==> flow/design.v <==
`default_nettype none
module serialAdder( i_clk, i_rst, i_a, i_b, o_sum);
parameter DATAWIDTH = 8;
input wire i_clk, i_rst;
input wire [DATAWIDTH-1:0] i_a, i_b;
output reg [DATAWIDTH-1:0] o_sum;
reg i_shift, i_load;
wire [DATAWIDTH-1:0] o_rega, o_regb;
wire o_regc;
wire o_and, dff_in, dff_out;
reg [DATAWIDTH:0] counter;
shiftReg A(i_clk, i_rst, i_shift, i_load, i_a, o_rega);
shiftReg B(i_clk, i_rst, i_shift, i_load, i_b, o_regb);
fullAdder C(o_rega[0], o_regb[0], dff_out, o_regc, dff_in);
dff D(o_and, i_rst, dff_in, dff_out);
andGate AND(i_shift, i_clk, o_and);
always @(posedge i_clk) 
    if (!i_rst)  
    begin
        counter <= DATAWIDTH+2;
        i_shift <= 0;
        i_load <= 0;
        o_sum <= 0;
    end
    else if (counter == DATAWIDTH+2)
    begin
        i_load <= 1;
        i_shift <= 0;
        counter <= counter - 1;
    end
    else if (counter != 0)
    begin
        i_load <= 0;
        i_shift <= 1;
        o_sum <= {o_regc, o_sum[DATAWIDTH-1:1]};
        counter <= counter - 1;
    end
    else
    begin
        i_load <= 0;
        i_shift <= 0;
        counter <= DATAWIDTH+2;
        o_sum <= 0;
    end
endmodule
module shiftReg( i_clk, i_rst, i_shift, i_load, i_data, o_data );
parameter DATAWIDTH = 8;
input wire i_rst, i_clk, i_shift, i_load;
input wire [DATAWIDTH-1:0] i_data;
output wire [DATAWIDTH-1:0] o_data;
reg [DATAWIDTH-1:0] o_reg;
always @(posedge i_clk) begin 
    if (!i_rst) 
        o_reg <= 0;
    else if (i_load)
        o_reg <= i_data;
    else if (i_shift)
        o_reg <= {1'b0, o_reg[DATAWIDTH-1:1]};
end
assign o_data = o_reg;
endmodule
module dff( i_clk, i_rst, i_data, o_data );
input wire i_clk, i_rst, i_data;
output wire o_data;
reg o_reg;
always @(posedge i_clk) begin 
    if (!i_rst) 
        o_reg <= 0;
    else
        o_reg <= i_data;
end
assign o_data = o_reg;
endmodule
module andGate( i_a, i_b, o_c );
input wire i_a, i_b;
output wire o_c;
assign o_c = i_a & i_b;
endmodule
module fullAdder( i_a, i_b, i_cin, o_sum, o_cout );
input wire i_a, i_b, i_cin;
output wire o_cout;
output reg o_sum;
reg o_cout_reg;
always @(*) begin
    o_sum = i_a ^ i_b ^ i_cin;
    o_cout_reg = (i_a & i_b) | (i_b & i_cin) | (i_a & i_cin);
end
assign o_cout = o_cout_reg;
endmodule
Step by step through the tools: serialAdder
What the tools print for serialAdder, step after step. Line numbers count from 1 in the design file above. Operators carry their Yosys type and port widths (W data, S select, Z words). Not given: --

Top module: serialAdder. Clock input: i_clk. Library: sky130hd. Library corner: tt_025C_1v80.

After elaboration
Yosys after proc, flatten, opt, wreduce and memory -nomap, before mapping. Memory bits, and registers merged into a memory's read port (data or address), are not among the register bits. Print and check cells are not counted. Equal cells are merged and count once.

Under $add $sub $neg stands 1. For eq/ne operators the number is 1. For mux-type cells the number is 9. The entry for bitwise gates (word level) reads 9. Reduce/logical cells: 3.

Operators by type and width (count): $mux W8 (5); $mux W9 (2); $sub A9 B1 Y9 const B (1); $eq A9 B4 Y1 const B (1); $reduce_bool A9 Y1 (1); $and A1 B1 Y1 (4); $or A1 B1 Y1 (2); $xor A1 B1 Y1 (2); $reduce_bool A2 Y1 (1); $reduce_or A2 Y1 (1); $mux W1 (2); $not A1 Y1 (1).

For register bits after elaboration the number is 36.

Longest topological paths
Depth = most cells in a row (Yosys ltp): at word level without a register or memory, in the mapped netlist without a sequential cell, where the memories' decode and read muxes count.

Under depth in word-level cells stands 3. Under ABC_AREA stands 0. The entry for gate-level depth with buffers reads 6.

Synthesis result
Source: synth_stat.txt of the flow (Yosys; design flattened, memories mapped). It holds for the ABC_AREA given above (unset counts as 0); a run with the other value may have another netlist. Totals and module areas in this step are rounded.

Cell types (count): sky130_fd_sc_hd__dfxtp_1 (36); sky130_fd_sc_hd__mux2_2 (14); sky130_fd_sc_hd__mux2i_1 (14); sky130_fd_sc_hd__nor2_1 (21); sky130_fd_sc_hd__o22ai_1 (6); sky130_fd_sc_hd__inv_1 (9); sky130_fd_sc_hd__nand2_1 (9); sky130_fd_sc_hd__a21oi_1 (6); sky130_fd_sc_hd__clkbuf_1 (7); sky130_fd_sc_hd__ha_1 (2); sky130_fd_sc_hd__buf_6 (2); sky130_fd_sc_hd__nor3b_1 (3); sky130_fd_sc_hd__o31ai_1 (3); sky130_fd_sc_hd__fa_1 (1); sky130_fd_sc_hd__o211ai_1 (2); sky130_fd_sc_hd__a211oi_2 (1); sky130_fd_sc_hd__o22ai_2 (1); sky130_fd_sc_hd__o41a_2 (1).

Other cell types: 18; their cells: 20.

For cell count the number is 158. Under synthesis area stands 1559 um2. For area of sequential cells the number is 720.7 um2. The entry for flip-flop cells reads 36.

By module: a second synthesis without flattening, with its own total; a netlist apart from the flattened one above.

The figure for cell total of the unflattened synthesis is 156. The figure for area (unflattened synthesis) is 1662 um2.

Each row is one instance without its submodules.

Modules: shiftReg (times used 2, cells 35, area 419.2 um2, sequential area 160.2 um2); serialAdder (times used 1, cells 82, area 770.7 um2, sequential area 380.4 um2); dff (times used 1, cells 2, area 26.3 um2, sequential area 20.0 um2); fullAdder (times used 1, cells 1, area 20.0 um2, sequential area 0.0 um2); andGate (times used 1, cells 1, area 6.3 um2, sequential area 0.0 um2).

Appendix: measured runs

Flow measurements of serialAdder on sky130hd: 2 stored runs with different settings, listed in no order. Input and output delays are each 20% of the period that was set; the output load is 0.01 pF. By "achieved clock period" is meant the clock period of the run minus its worst setup slack. This is arithmetic on one report: input and output delays are still those of the set period (20% each). "time of the worst setup path" is the time allowed to the run's worst setup path (the clock period less input and output delay, where it has them) less its slack. Clock arrival times count: a late capture clock shortens it, a late launch clock lengthens it. "total power of the final layout": no workload was simulated; the value follows from the tool's default switching activity. The results are shown rounded.

Files of job 1:
==> flow/run.sh <==
#!/bin/bash
# the make line also repeats the synthesis and layout settings of config.mk as NAME=value (left out here)
make -C /OpenROAD-flow-scripts/flow DESIGN_CONFIG=/design/flow/config.mk WORK_HOME=/design/flow/orfs CLKGATE_MAP_FILE= finish
==> flow/config.mk <==
export PLATFORM = sky130hd
export DESIGN_NAME = serialAdder
export DESIGN_NICKNAME = serialAdder
export VERILOG_FILES = /design/flow/design.v
export SDC_FILE = /design/flow/constraint.sdc
export NUM_CORES = 4
export LEC_CHECK = 0
export CAP_MARGIN = 20
export CORE_MARGIN = 2
export CORE_UTILIZATION = 46
export SLEW_MARGIN = 20
==> flow/constraint.sdc <==
create_clock -name core_clock -period 2.31 [get_ports {i_clk}]
set_input_delay 0.4620 -clock core_clock [delete_from_list [all_inputs] [get_ports {i_clk}]]
set_output_delay 0.4620 -clock core_clock [all_outputs]
set_load 0.01 [all_outputs]

Results of job 1. For the netlist area reported by Yosys the run shows 1,559 um2. For the die outline area the run shows 3,871 um2. The standard-cell area of the final layout is 1,956 um2. The final design utilization is 59.5%. The worst setup slack after layout is 0.521 ns. The setup TNS is 0.000 ns. The total power of the final layout is 1,455 uW. The measured achieved clock period is 1.789 ns. The time of the worst setup path comes to 1.33 ns. Worst path kind: reg2out.

Files of job 2:
==> flow/run.sh <==
#!/bin/bash
# the make line also repeats the synthesis and layout settings of config.mk as NAME=value (left out here)
make -C /OpenROAD-flow-scripts/flow DESIGN_CONFIG=/design/flow/config.mk WORK_HOME=/design/flow/orfs CLKGATE_MAP_FILE= finish
==> flow/config.mk <==
export PLATFORM = sky130hd
export DESIGN_NAME = serialAdder
export DESIGN_NICKNAME = serialAdder
export VERILOG_FILES = /design/flow/design.v
export SDC_FILE = /design/flow/constraint.sdc
export NUM_CORES = 4
export LEC_CHECK = 0
export CAP_MARGIN = 20
export CELL_PAD_IN_SITES_DETAIL_PLACEMENT = 2
export CELL_PAD_IN_SITES_GLOBAL_PLACEMENT = 3
export CORE_MARGIN = 10
export CORE_UTILIZATION = 67
export CTS_CLUSTER_SIZE = 99
export GPL_TIMING_DRIVEN = 1
export HOLD_SLACK_MARGIN = 0.08
export PLACE_DENSITY_LB_ADDON = 0.13
export SLEW_MARGIN = 20
==> flow/constraint.sdc <==
create_clock -name core_clock -period 3.43 [get_ports {i_clk}]
set_input_delay 0.6860 -clock core_clock [delete_from_list [all_inputs] [get_ports {i_clk}]]
set_output_delay 0.6860 -clock core_clock [all_outputs]
set_load 0.01 [all_outputs]

Outcome of job 2: not finished: placement ended with error FLW-0024.
